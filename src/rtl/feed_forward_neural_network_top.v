==> flow/design.v <==
module feed_forward_neural_network_top #(parameter
    BITS_PER_WORD = 32,
    INPUT_VECTOR_COUNT = 1,
    INPUT_VECTOR_SIZE=2,
    INPUT_WORD_SIZE=1,
    HIDDEN_LAYER_SIZE = 2,
    OUTPUT_VECTOR_SIZE = 1,
    BIAS_SIZE = 1,
    CLOG2_MAX_WEIGHTS_N = 2,
    CLOG2_MAX_WEIGHTS_M = 2
) (
    input clk,
    input reset_n,
    input weights_en,
    input [0:0] weights_layer_address,
    input [CLOG2_MAX_WEIGHTS_N-1:0] weights_n_address,
    input [CLOG2_MAX_WEIGHTS_M-1:0] weights_m_address,
    input signed [BITS_PER_WORD-1:0] weights_data,
    input in_en,
    input[INPUT_VECTOR_SIZE-1:0] in_data,
    output reg out_en,
    output reg[(BITS_PER_WORD * OUTPUT_VECTOR_SIZE)-1:0] out_data
);
reg [BITS_PER_WORD-1:0] x [INPUT_VECTOR_COUNT-1:0][INPUT_VECTOR_SIZE / INPUT_WORD_SIZE+BIAS_SIZE-1:0];
reg signed [BITS_PER_WORD-1:0]  w1 [INPUT_VECTOR_SIZE / INPUT_WORD_SIZE + BIAS_SIZE-1:0][HIDDEN_LAYER_SIZE-1:0];
reg signed [BITS_PER_WORD-1:0] h1 [INPUT_VECTOR_COUNT-1:0][HIDDEN_LAYER_SIZE+BIAS_SIZE-1:0];
reg signed [BITS_PER_WORD-1:0] w2 [HIDDEN_LAYER_SIZE+BIAS_SIZE-1:0][OUTPUT_VECTOR_SIZE-1:0];
localparam MULTIPLY_RESULT_HI_BIT = BITS_PER_WORD + BITS_PER_WORD/2 - 1;
localparam MULTIPLY_RESULT_LOW_BIT = BITS_PER_WORD/2;
reg [(BITS_PER_WORD*2)-1:0] multiply_result;
function automatic [BITS_PER_WORD-1:0] relu ;
    input signed [BITS_PER_WORD-1:0] value;
    begin
        relu = (value[BITS_PER_WORD-1] == 1) ? 0 : value;
    end
endfunction
genvar i_gen, j_gen, k_gen;
for(i_gen = 0; i_gen < INPUT_VECTOR_COUNT; i_gen=i_gen+1) begin
    for(j_gen = 0; j_gen < INPUT_VECTOR_SIZE / INPUT_WORD_SIZE; j_gen=j_gen+1) begin
        always @( posedge clk) begin
            x[i_gen][j_gen+1] = (in_data[INPUT_WORD_SIZE * j_gen + INPUT_WORD_SIZE - 1:INPUT_WORD_SIZE * j_gen]  << BITS_PER_WORD/2);
        end
    end
end
integer i, j, k;
always @( posedge clk) begin
    if (!reset_n) begin
        out_en <= 0;
        out_data <= 0;
    end else begin
        if (weights_en) begin
            if (weights_layer_address == 0) begin
                w1[weights_n_address][weights_m_address] <= weights_data;
            end else if (weights_layer_address == 1) begin
                w2[weights_n_address][weights_m_address] <= weights_data;
            end
        end
        if (in_en) begin    
            for(i = 0; i < INPUT_VECTOR_COUNT; i=i+1) begin
                x[i][0] = 1  << BITS_PER_WORD/2;
            end
            for(i = 0; i < INPUT_VECTOR_COUNT; i=i+1) begin
                h1[i][0] = 1  << BITS_PER_WORD/2;;
                for(j = 0; j < HIDDEN_LAYER_SIZE; j=j+1) begin
                    h1[i][j+1] = 0;
                    for(k = 0; k < INPUT_VECTOR_SIZE / INPUT_WORD_SIZE + BIAS_SIZE; k=k+1) begin
                        multiply_result =  {{BITS_PER_WORD{x[i][k][BITS_PER_WORD-1]}}, x[i][k]} * {{BITS_PER_WORD{w1[k][j][BITS_PER_WORD-1]}}, w1[k][j]};
                        h1[i][j+1] = h1[i][j+1] + multiply_result[MULTIPLY_RESULT_HI_BIT:MULTIPLY_RESULT_LOW_BIT];
                    end
                     h1[i][j+1] = relu(h1[i][j+1]);
                end
            end
            for(i = 0; i < OUTPUT_VECTOR_SIZE; i=i+1) begin
                out_data = 0;
                for(j = 0; j < HIDDEN_LAYER_SIZE + BIAS_SIZE; j=j+1) begin
                    for(k = 0; k < INPUT_VECTOR_COUNT; k=k+1) begin
                        multiply_result =  {{BITS_PER_WORD{h1[k][j][BITS_PER_WORD-1]}}, h1[k][j]} * {{BITS_PER_WORD{w2[j][i][BITS_PER_WORD-1]}}, w2[j][i]};
                        out_data = out_data + (multiply_result[MULTIPLY_RESULT_HI_BIT:MULTIPLY_RESULT_LOW_BIT] << (i * BITS_PER_WORD));
                    end
                end
            end
            out_en <= 1;
        end
        out_data <= out_data;
    end
end
endmodule
* From RTL to reports: feed_forward_neural_network_top *
Tool output for the design above, in the order of the flow.
Line numbers count from 1 in the design file above.
Library cell names are shortened.
Not given: -

design
  top module = feed_forward_neural_network_top
  clock = clk
  standard-cell library = sky130hd
  library corner = tt_025C_1v80

* Word level *
Source: Yosys, flattened and elaborated. Widths are those after wreduce; folded enables and synchronous resets count as part of the registers. Registers that Yosys merges into a memory's read port (data or address) are not register bits. Print and check cells do not count. Equal cells are merged and count once.
Memory sizes are those after Yosys's memory passes, which may raise the word count (mostly to a power of two), join words into wider ones and drop unused or constant bits.

word-level totals
  bits in registers = 35
  RAM bits = 384
  memories kept = 2
  output and inout bits = 33
  elaborated cells = 43

cells by class
  add/subtract/negate cells = 11
  multipliers = 6
  multiplexer cells = 20

memory list
  name  words  width  line  text
  w1    8      32     25    reg signed [BITS_PER_WORD-1:0]  w1 [INPUT_VECTOR_SIZE / INPUT_WORD_SIZE + BIAS_SIZE-1:0][HIDDEN_LAYER_SIZE-1:0 ...
  w2    4      32     27    reg signed [BITS_PER_WORD-1:0] w2 [HIDDEN_LAYER_SIZE+BIAS_SIZE-1:0][OUTPUT_VECTOR_SIZE-1:0];

operators by type and width
  operator                                   count
  multiplier 32 x 32 -> 48 bit               2
  multiplier 1 x 64 -> 32 bit                4
  adder 32 bit                               6
  2-to-1 mux 32 bit                          6
  2-to-1 mux 31 bit                          2
  2-to-1 mux 3 bit                           3
  2-to-1 mux 2 bit                           3
  2-to-1 mux 1 bit                           6
  subtractor 1 x 2 -> 3 bit with constant A  1
  adder 3 bit                                1
  subtractor 1 x 2 -> 2 bit with constant A  1
  adder 2 bit                                1
  subtractor 2 bit with constant A           1

* Depth *
Yosys ltp: most cells in a row. Word level: on the elaborated netlist, between registers, memories and ports. Mapped: between sequential cells and ports; inverters and the memories' decode and read muxes count.

logic depth
  depth after elaboration = 7
  ABC_AREA = 1
  gate-level depth with buffers = 69

* Netlist *
Yosys stat after the flow's synthesis: flattened, memories mapped to cells. It holds for the ABC_AREA given above (unset counts as 0); a run with the other value may have another netlist.

cell types
  type      count
  fa_1      1626
  edfxtp_1  288
  inv_1     2168
  nand2_1   1667
  ha_1      494
  nor2_1    1161
  clkbuf_1  279
  a21oi_1   197
  dfxtp_1   35
  nand3_1   127
  xnor2_1   72
  xor2_1    64
  o21ai_0   99
  nand4_1   35
  nand3b_1  22
  nor3_1    28
  clkinv_1  35
  o21a_1    15

Other cell types: 33; their cells: 187.

synthesis totals
  standard cells after synthesis = 8599
  chip area (Yosys) = 73437.9 um^2
  mapped flip-flops = 323
  buffers = 296

* Path before layout *
Source: OpenSTA report_checks on the synthesized netlist (no wires, ideal clock, input and output delay 20% of the period each), path of least setup slack; recovery checks are left aside. Register names are those of the netlist, which keeps one name where synthesis merged equal registers.

timing path after synthesis
  path type = register to register
  start point = register x
  end point = register out_data[29]
  period = 20.1 ns
  arrival time = 11.801 ns
  slack = 8.183 ns
  path delay = 11.916 ns
  driving pins on the path = 60
  path buffers = 5
  period reached after synthesis = 11.917 ns

"path delay" is the arrival time less input delay plus setup time.
"driving pins on the path": output pins that drive a net of the path, with the launching flip-flop's if there is one; two outputs of one cell count as two.
"period reached after synthesis" is the clock period less the worst setup slack; recovery checks do not enter. This is arithmetic on one report: input and output delays are still those of the set period (20% each).
Where an end lacks its bit number, it is one bit of the signal, or one of the new flip-flops if synthesis recoded a state register.
The rows between start and end are the longest chain of elaborated cells between them; the timing report does not say that the signal goes this way. Where chains are equally long, one stands for them.
Each line given opens the expression or statement behind the cell; cells for indexed reads and writes are added by Yosys, which also makes memories of some case tables.
At most two assigning lines are given for a register; there are more.

between the ends, after synthesis
  path through = dfxtp_1 -> buf_6 -> clkbuf_1 -> nand2_1 -> fa_1 -> inv_1 -> ha_1 -> inv_1 -> fa_1 -> inv_1 -> nand2_1 -> nand3_2 -> nand2_1 -> nand2_2 -> nand2_2 -> nand2_2 -> nand2_1 -> nand2_4 -> [... 24 more ...] -> ha_1 -> inv_1 -> fa_1 -> o21ai_1 -> nand2_1 -> nand2_1 -> a21oi_1 -> o21ai_1 -> a21oi_1 -> o21bai_1 -> a21oi_1 -> o21ai_1 -> a21oi_1 -> o21ai_1 -> a21boi_0 -> xor2_1 -> o21ai_0 -> inv_1
  length of the longest elaborated chain = 6

RTL lines, path after synthesis
  item                          line  text
  start, assigned               41    x[i_gen][j_gen+1] = (in_data[INPUT_WORD_SIZE * j_gen + INPUT_WORD_SIZE - 1:INPUT_WORD_SIZE * j_gen]  << BITS_P ...
  multiplier 1 x 64 -> 32 bit   67    multiply_result =  {{BITS_PER_WORD{x[i][k][BITS_PER_WORD-1]}}, x[i][k]} * {{BITS_PER_WORD{w1[k][j][BITS_PER_WO ...
  adder 32 bit                  68    h1[i][j+1] = h1[i][j+1] + multiply_result[MULTIPLY_RESULT_HI_BIT:MULTIPLY_RESULT_LOW_BIT];
  2-to-1 mux 31 bit             34    relu = (value[BITS_PER_WORD-1] == 1) ? 0 : value;
  multiplier 32 x 32 -> 48 bit  77    multiply_result =  {{BITS_PER_WORD{h1[k][j][BITS_PER_WORD-1]}}, h1[k][j]} * {{BITS_PER_WORD{w2[j][i][BITS_PER_ ...
  adder 32 bit (2 in a row)     78    out_data = out_data + (multiply_result[MULTIPLY_RESULT_HI_BIT:MULTIPLY_RESULT_LOW_BIT] << (i * BITS_PER_WORD)) ...
  end, assigned                 78
  end, assigned                 84    out_data <= out_data;
  end, declared                 22    output reg[(BITS_PER_WORD * OUTPUT_VECTOR_SIZE)-1:0] out_data

feed_forward_neural_network_top: 2 stored runs of the Yosys and OpenROAD flow on sky130hd. The settings differ; the order carries no meaning. The constraints put input and output delay at 20% of the set period each and load the outputs with 0.01 pF.

settings of flow run 1
{
  "period_ns": 16.3,
  "CORE_UTILIZATION": 53,
  "SETUP_SLACK_MARGIN": 0.9,
  "HOLD_SLACK_MARGIN": 0.08,
  "ABC_AREA": 1,
  "GPL_ROUTABILITY_DRIVEN": 1,
  "CTS_CLUSTER_SIZE": 56,
  "CTS_CLUSTER_DIAMETER": 390,
  "CAP_MARGIN": 25,
  "MIN_ROUTING_LAYER": "met2",
  "MAX_ROUTING_LAYER": "met4",
  "CORE_MARGIN": 2,
  "SLEW_MARGIN": 20
}
report of flow run 1: did not finish, route, GRT-0116

settings of flow run 2
{
  "period_ns": 17.4,
  "CORE_UTILIZATION": 61,
  "SETUP_SLACK_MARGIN": 3.68,
  "PLACE_DENSITY_LB_ADDON": 0.05,
  "CELL_PAD_IN_SITES_GLOBAL_PLACEMENT": 0,
  "CELL_PAD_IN_SITES_DETAIL_PLACEMENT": 2,
  "TNS_END_PERCENT": 5,
  "ABC_AREA": 0,
  "GPL_ROUTABILITY_DRIVEN": 1,
  "CTS_CLUSTER_DIAMETER": 369,
  "CAP_MARGIN": 35,
  "CORE_MARGIN": 2,
  "SLEW_MARGIN": 20
}
report of flow run 2: did not finish, place, DPL-0033
